==> flow/design.v <==
`timescale 1ns/1ns
module b32adder(input [31:0] a,b, output reg [31:0] out);
    assign out = a+ b;
endmodule
`timescale 1ns/1ns
module b32regen(input [31:0] in, input clk, rst, enable, output reg [31:0] out);
  reg [31:0] a;
  always@(posedge clk, posedge rst) begin
    if(rst)
      out <= 31'b0;
  else begin
    if(enable)
          out <= in;
    end
    end
endmodule
`timescale 1ns/1ns
module IF( input clk, rst, freeze, BranchTaken,
              input [31:0]  BranchAddr,               
              output [31:0] PC, Instruction);
  logic [31:0] n4 = 32'd4;
  logic [31:0] pcin ,pcout,
              addout,instmem_out;
  assign pcin = (BranchTaken == 1'b1) ? BranchAddr : addout;
  b32regen PCReg(pcin, clk, rst, ~freeze, pcout);
  instmem IM(pcout, clk, rst, instmem_out);
  b32adder A1(n4, pcout, addout);
  assign PC = addout;
  assign Instruction = instmem_out;
endmodule
`timescale 1ns/1ns
module instmem(input[31:0] address, input clk,rst, output[31:0] inst);
  logic [31:0] pc, instruction;
  assign pc = address ;
  always@(*) begin
  case (pc)
      0 : instruction <= 32'b11100011101000000000000000010100;
      4 : instruction <= 32'b11100011101000000001101000000001;
      8 : instruction <= 32'b11100011101000000010000100000011;
     12 : instruction <= 32'b11100000100100100011000000000010;
     16 : instruction <= 32'b11100000101000000100000000000000;
     20 : instruction <= 32'b11100000010001000101000100000100;
     24 : instruction <= 32'b11100000110000000110000010100000;
     28 : instruction <= 32'b11100001100001010111000101000010;
     32 : instruction <= 32'b11100000000001111000000000000011;
     36 : instruction <= 32'b11100001111000001001000000000110;
     40 : instruction <= 32'b11100000001001001010000000000101;
     44 : instruction <= 32'b11100001010110000000000000000110;
     48 : instruction <= 32'b00010000100000010001000000000001;
     52 : instruction <= 32'b11100001000110010000000000001000;
     56 : instruction <= 32'b00000000100000100010000000000010;
     60 : instruction <= 32'b11100011101000000000101100000001;
     64 : instruction <= 32'b11100100100000000001000000000000;
     68 : instruction <= 32'b11100100100100001011000000000000;  
     72 : instruction <= 32'b11100100100000000010000000000100;
     76 : instruction <= 32'b11100100100000000011000000001000;
     80 : instruction <= 32'b11100100100000000100000000001101;
     84 : instruction <= 32'b11100100100000000101000000010000;  
     88 : instruction <= 32'b11100100100000000110000000010100;
     92 : instruction <= 32'b11100100100100001010000000000100;
     96 : instruction <= 32'b11100100100000000111000000011000; 
    100 : instruction <= 32'b11100011101000000001000000000100;  
    104 : instruction <= 32'b11100011101000000010000000000000;
    108 : instruction <= 32'b11100011101000000011000000000000;
    112 : instruction <= 32'b11100000100000000100000100000011;  
    116 : instruction <= 32'b11100100100101000101000000000000;
    120 : instruction <= 32'b11100100100101000110000000000100;
    124 : instruction <= 32'b11100001010101010000000000000110;
    128 : instruction <= 32'b11000100100001000110000000000000;  
    132 : instruction <= 32'b11000100100001000101000000000100;
    136 : instruction <= 32'b11100010100000110011000000000001;
    140 : instruction <= 32'b11100011010100110000000000000011;  
    144 : instruction <= 32'b10111010111111111111111111110111;
    148 : instruction <= 32'b11100010100000100010000000000001;
    152 : instruction <= 32'b11100001010100100000000000000001;
    156 : instruction <= 32'b10111010111111111111111111110011;  
    160 : instruction <= 32'b11100100100100000001000000000000;
    164 : instruction <= 32'b11100100100100000010000000000100;
    168 : instruction <= 32'b11100100100100000011000000001000;  
    172 : instruction <= 32'b11100100100100000100000000001100;  
    176 : instruction <= 32'b11100100100100000101000000010000;
    180 : instruction <= 32'b11100100100100000110000000010100; 
    184 : instruction <= 32'b11101010111111111111111111111111;  
    default : instruction <= 32'b0; 
  endcase
  end
 assign inst = instruction; 
endmodule
# Step by step through the tools: IF
# Tool output for the design above, in the order of the flow.
# Line numbers count from 1 in the design file above.
# Library cell names are shortened.
# A cell with - has no value.
# design
design	IF
clk_port	clk
library	sky130hd
pvt_corner	tt_025C_1v80

# Word level
# Counts by Yosys on the flattened word-level netlist (proc, flatten, opt, wreduce; memories kept). Register bits leave out memories and registers merged into their read ports (data or address); mux counts leave out enables and synchronous resets folded into registers. Print and check cells are left out. Cells with the same type and inputs are merged into one.
# op_classes
n_addsub	1
equal	46
mux	2
n_reduce_logical	1
# ops
operator	count
parallel mux 32 bit (select 47 bit)	1
equality test 32 x 7 -> 1 bit with constant B	16
equality test 32 x 8 -> 1 bit with constant B	15
equality test 32 x 6 -> 1 bit with constant B	8
equality test 32 x 5 -> 1 bit with constant B	4
equality test 32 x 4 -> 1 bit with constant B	2
adder 3 x 32 -> 32 bit with constant A	1
equality test 32 x 3 -> 1 bit with constant B	1
logical NOT 32 bit	1
2-to-1 mux 32 bit	1
# bits
regBits	32
output_inout_bits	64
elab_cells	51

# Logic depth
# Yosys ltp: most cells in a row. Word level: on the elaborated netlist, between registers, memories and ports. Mapped: between sequential cells and ports; inverters and the memories' decode and read muxes count.
# depth
depth_word	2
ABC_AREA	0
mapped_depth	9
ltp_nobuf	7

# Synthesis result
# Source: synth_stat.txt of the flow (Yosys; design flattened, memories mapped). It holds for the ABC_AREA given above (unset counts as 0); a run with the other value may have another netlist.
# types
cell	count	type_area_um2
dfrtp_1	32	800.768
nor2_1	49	183.926
o21ai_0	34	170.163
nand2_1	42	157.651
xnor2_1	16	140.134
a21oi_1	27	135.13
a22oi_1	18	135.13
nor3_1	25	125.12
xor2_1	13	113.859
nor4_1	17	106.352
nand3_1	21	105.101
clkbuf_1	27	101.347
buf_4	12	90.086
nor4_4	4	85.082
buf_2	16	80.077
a31oi_1	12	75.072
mux2i_1	7	70.067
inv_1	17	63.811
# Other cell types: 56; their cells: 164.
# synth_totals
cells	553
synth_area_um2	4087.7
ffs	32
# By module: a second synthesis without flattening, with its own total; a netlist apart from the flattened one above.
# unflattened
cells_unflattened	602
hier_area_um2	5213.8
# Each row is one instance without its submodules.
# by_module
mod	instances	cells	mod_area_um2
instmem	1	273	1707.9
b32adder	1	221	1601.5
b32regen	1	69	1348.8
IF	1	39	555.5

# Timing after synthesis
# Path of least setup slack by OpenSTA after synthesis, without wires, with an ideal clock, recovery checks aside; 20% of the period is set as input and as output delay. Where synthesis merged equal registers, the netlist keeps one of their names.
# synth_path
kind	register -> output
from	register PCReg.out[2]
to	output Instruction[11]
clock_period_ns	3.11
output_delay_ns	0.622
arrival_time_ns	2.325
required_ns	2.488
setup_slack_ns	0.163
delay_ns	2.325
stages	9
synth_period_reached_ns	2.947
# "delay_ns" = arrival - input delay + setup time.
# At an output port there is no setup time.
# "stages" counts driving pins, that of a launching flip-flop among them; a cell with two outputs on the path counts twice.
# "synth_period_reached_ns" is the clock period less the worst setup slack; recovery checks do not enter. This is arithmetic on one report: input and output delays are still those of the set period (20% each).
# Between the ends stands the longest chain of elaborated cells between them, by number of cells; it is not shown to be the way that was timed. Of several equally long chains one is given.
# A line is the first line of the expression or statement that the cell stems from. Yosys adds cells for indexed reads and writes and turns some case tables into memories.
# synth_via
path_cell_list	dfrtp_1 inv_1 ha_1 buf_2 or3b_1 o21ai_0 nand2_1 o311ai_0 buf_4
elab_chain_len	2
# synth_rtl
item	line_no	source
start: declaration	6	module b32regen(input [31:0] in, input clk, rst, enable, output reg [31:0] out);
start: assignment	10	out <= 31'b0;
start: assignment	13	out <= in;
equality test 32 x 8 -> 1 bit	36	case (pc)
parallel mux 32 bit (select 47 bit)	36
end: declaration	20	output [31:0] PC, Instruction);

# Timing after layout
# From the final timing report of run 2: the path of least setup slack in the routed layout; clock arrival at registers is part of the times.
# layout_path
kind	register -> output
from	register PCReg.out[2]
to	output Instruction[11]
clock_period_ns	5.24
output_delay_ns	1.05
arrival_time_ns	3.50
required_ns	4.19
setup_slack_ns	0.69
stages	10
# Between the ends stands the longest chain of elaborated cells between them, by number of cells; it is not shown to be the way that was timed. Of several equally long chains one is given.
# layout_via
path_cell_list	dfrtp_1 inv_1 ha_1 nor3b_1 o21ai_2 o21ai_0 buf_4 nand2_1 o311ai_0 clkdlybuf4s50_1
elab_chain_len	2
# layout_rtl
item	line_no	source
start: declaration	6	module b32regen(input [31:0] in, input clk, rst, enable, output reg [31:0] out);
start: assignment	10	out <= 31'b0;
start: assignment	13	out <= in;
equality test 32 x 8 -> 1 bit	36	case (pc)
parallel mux 32 bit (select 47 bit)	36
end: declaration	20	output [31:0] PC, Instruction);

# IF through Yosys and OpenROAD on sky130hd: 2 stored runs, unordered, with their settings and measured results. The constraints put input and output delay at 20% of the set period each and load the outputs with 0.01 pF.
# "period_less_ws_ns" is the run's clock period less its worst setup slack. It is reckoned from that one timing run; input and output delays stay at 20% of the period that was set.
# "worst_path_allowed_less_slack_ns" = time allowed to the worst setup path (clock period - input delay - output delay, where it has them) - its slack; a late launch clock adds to it, a late capture clock takes from it.
# By "power.total_uw" is meant OpenSTA's value without simulated activity: inputs other than the clock are taken to toggle once in ten clock periods, and the tool carries that through the logic.
# A setting shown as -- is not set for that run.
# A result given as -- is not shown for that run.
run name	period_ns	CORE_UTILIZATION	SETUP_SLACK_MARGIN	PLACE_DENSITY	CELL_PAD_IN_SITES_DETAIL_PLACEMENT	CTS_CLUSTER_DIAMETER	CAP_MARGIN	SLEW_MARGIN	MIN_ROUTING_LAYER	CORE_MARGIN	worst_path_allowed_less_slack_ns	worstPathKind	final_die_area_um2	util_pct	post_route_stdcell_area_um2	fin_ws_ns	power.total_uw	yosys_chip_area_um2	fin_hold_ws_ns	fin_tns_ns	period_less_ws_ns
run 1	1.67	59	0.42	0.65	1	301	10	40	met2	2	--	--	--	--	--	--	--	--	--	--	--
run 2	5.24	40	--	--	--	--	20	20	--	2	3.50	register -> output	11043.9	52.1	5134.9	0.693	1170	4087.7	0.603	0.000	4.547
# Run 1: stopped before the end: placement reported DPL-0038
